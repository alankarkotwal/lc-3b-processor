==> flow/design.v <==
module memory(address,in,out,write,clk);
input [7:0] in;
input clk,write;
input [14:0] address;
output  [7:0] out;
reg [7:0] mem [0:255];
reg [14:0] addreg;
always @(negedge clk)
begin
if(write ==1'b0)
begin
	mem[address] <= in;
	addreg <= address;
end
end
assign out = mem[addreg];	
endmodule
module mem16(address, write,clk, in, out,ir14);
input [15:0] in;
input [15:0] address;
input write,clk,ir14;
output reg [15:0] out;
reg wreven,wrodd;
reg[15:0] addreg;
always @(*)
begin
addreg<= address;
end
reg [7:0] outeven,outodd,ineven,inodd;
memory even(.address(address[15:1]),.in(ineven),.out(outeven),.clk(clk),.write(wreven));
memory odd (.address(address[15:1]),.in(ineven),.out(outeven),.clk(clk),.write(wrodd));
always @(*)
begin
if(ir14==0)
begin
ineven<=in;
inodd<=in;
end
else 
begin
ineven<= in[7:0];
inodd<=in[15:8];
end
end
always @(*)
begin
if(ir14 ==1'b1)
begin
out[15:8]<=outodd;
out[7:0]<=outeven;
end
else 
if(addreg[0]==0)
begin
out<= {{8{outeven[7]}},outeven[7:0]};
end
else 
begin
out<= {{8{outodd[7]}},outodd[7:0]};
end
end
always @(*)
begin
if(ir14==0&&addreg[0]==1'b1)
begin
wreven<=1'b1;
end
	else
	begin
	wreven<=write;
	end
end
always @(*)
begin
if(ir14==0&&addreg[0]==1'b0)
begin
wrodd<=1'b1;
end
	else
	begin
	wrodd<=write;
	end
end
endmodule
# Tool chain data of mem16
# The steps from the RTL of mem16 to its reports follow in flow order.
# Lines are those of the file above, counted from 1.
# Not given: -
dict set report design {
  design {mem16}
  clk_port {clk}
  lib {sky130hd}
  corner {tt_025C_1v80}
}

# Elaborated design
# Source: Yosys, flattened and elaborated, memories not mapped. Widths are those after wreduce. Print and check cells do not count. Equal cells are merged and count once.
# Memory sizes are those after Yosys's memory passes, which may raise the word count (mostly to a power of two), join words into wider ones and drop unused or constant bits.
dict set report op_classes {
  n_reduce_logical 2
  n_mux 14
  n_logic 2
}
# op count
set op_table {}
lappend op_table {{two-way mux 8 bit} 10}
lappend op_table {{two-way mux 1 bit} 4}
lappend op_table {{logical AND 1 bit} 2}
lappend op_table {{inverter 1 bit} 2}
dict set report bits {
  clocked_rd_ports_x_width 16
  word_cells 22
  inputBits 35
  output_inout_bits 16
  n_memories 2
  regBits 16
  mem_bits_rw 4096
}
# memory words width read_ports wr line_no
set memory_table {}
lappend memory_table {even.mem 256 8 1 1 6} ;# reg [7:0] mem [0:255];
lappend memory_table {odd.mem 256 8 1 1 6}

# Longest topological paths
# Depth = most cells in a row (Yosys ltp): at word level without a register or memory, in the mapped netlist without a sequential cell, where the memories' decode and read muxes count.
dict set report logic_depth {
  word_depth 4
  abc_area 0
  depth_mapped 13
}

# Synthesis result
# Source: synth_stat.txt of the flow (Yosys; design flattened, memories mapped). It holds for the ABC_AREA given above (unset counts as 0); a run with the other value may have another netlist.
# Totals and module areas in this step are rounded.
# cell count
set types {}
lappend types {sky130_fd_sc_hd__edfxtp_1 2056}
lappend types {sky130_fd_sc_hd__mux4_2 449}
lappend types {sky130_fd_sc_hd__a22oi_1 174}
lappend types {sky130_fd_sc_hd__mux2i_1 128}
lappend types {sky130_fd_sc_hd__nor2_1 268}
lappend types {sky130_fd_sc_hd__a21oi_1 93}
lappend types {sky130_fd_sc_hd__clkbuf_1 113}
lappend types {sky130_fd_sc_hd__o221ai_1 32}
lappend types {sky130_fd_sc_hd__buf_4 33}
lappend types {sky130_fd_sc_hd__buf_12 11}
lappend types {sky130_fd_sc_hd__buf_2 44}
lappend types {sky130_fd_sc_hd__buf_6 18}
lappend types {sky130_fd_sc_hd__nand2_1 52}
lappend types {sky130_fd_sc_hd__o22ai_1 29}
lappend types {sky130_fd_sc_hd__a221oi_1 19}
lappend types {sky130_fd_sc_hd__dfxtp_1 8}
lappend types {sky130_fd_sc_hd__nand3_1 29}
lappend types {sky130_fd_sc_hd__mux2_2 12}
# Not listed: further types 30, cells in them 178.
dict set report mapped {
  seqArea_um2 61900
  mapped_cells 3746
  n_buf 242
  ff_cells 2064
  area_um2 79800
}

# Flow runs of mem16

Measured results for mem16: 2 stored runs of the Yosys and OpenROAD flow on sky130hd. The settings differ; the order carries no meaning. The constraints put input and output delay at 20% of the set period each and load the outputs with 0.01 pF.
Measured values are rounded.

# entry A
==> flow/run.sh <==
#!/bin/bash
# the make line also repeats the synthesis and layout settings of config.mk as NAME=value (left out here)
make -C /OpenROAD-flow-scripts/flow DESIGN_CONFIG=/design/flow/config.mk WORK_HOME=/design/flow/orfs CLKGATE_MAP_FILE= finish
==> flow/config.mk <==
export PLATFORM = sky130hd
export DESIGN_NAME = mem16
export DESIGN_NICKNAME = mem16
export VERILOG_FILES = /design/flow/design.v
export SDC_FILE = /design/flow/constraint.sdc
export NUM_CORES = 4
export LEC_CHECK = 0
export CAP_MARGIN = 20
export CELL_PAD_IN_SITES_DETAIL_PLACEMENT = 0
export CORE_ASPECT_RATIO = 1.3
export CORE_MARGIN = 2
export CORE_UTILIZATION = 61
export GPL_ROUTABILITY_DRIVEN = 1
export PLACE_DENSITY_LB_ADDON = 0.24
export SETUP_SLACK_MARGIN = 2.21
export SLEW_MARGIN = 20
export TNS_END_PERCENT = 90
==> flow/constraint.sdc <==
create_clock -name core_clock -period 10.1 [get_ports {clk}]
set_input_delay 2.0200 -clock core_clock [delete_from_list [all_inputs] [get_ports {clk}]]
set_output_delay 2.0200 -clock core_clock [all_outputs]
set_load 0.01 [all_outputs]

==> entry A: results <==
final_stdcell_area_um2=107000
setup_ws_ns=-1.04
yosys.chip_area_um2=79800
final_die_area_um2=134000
total_negative_slack_ns=-13.1
ws_hold_ns=0.469

# entry B
==> flow/run.sh <==
#!/bin/bash
# the make line also repeats the synthesis and layout settings of config.mk as NAME=value (left out here)
make -C /OpenROAD-flow-scripts/flow DESIGN_CONFIG=/design/flow/config.mk WORK_HOME=/design/flow/orfs CLKGATE_MAP_FILE= finish
==> flow/config.mk <==
export PLATFORM = sky130hd
export DESIGN_NAME = mem16
export DESIGN_NICKNAME = mem16
export VERILOG_FILES = /design/flow/design.v
export SDC_FILE = /design/flow/constraint.sdc
export NUM_CORES = 4
export LEC_CHECK = 0
export CAP_MARGIN = 20
export CORE_MARGIN = 2
export CORE_UTILIZATION = 40
export SLEW_MARGIN = 20
==> flow/constraint.sdc <==
create_clock -name core_clock -period 6.94 [get_ports {clk}]
set_input_delay 1.3880 -clock core_clock [delete_from_list [all_inputs] [get_ports {clk}]]
set_output_delay 1.3880 -clock core_clock [all_outputs]
set_load 0.01 [all_outputs]

==> entry B: results <==
final_stdcell_area_um2=107000
setup_ws_ns=-1.76
yosys.chip_area_um2=79800
final_die_area_um2=203000
total_negative_slack_ns=-26.4
ws_hold_ns=0.465
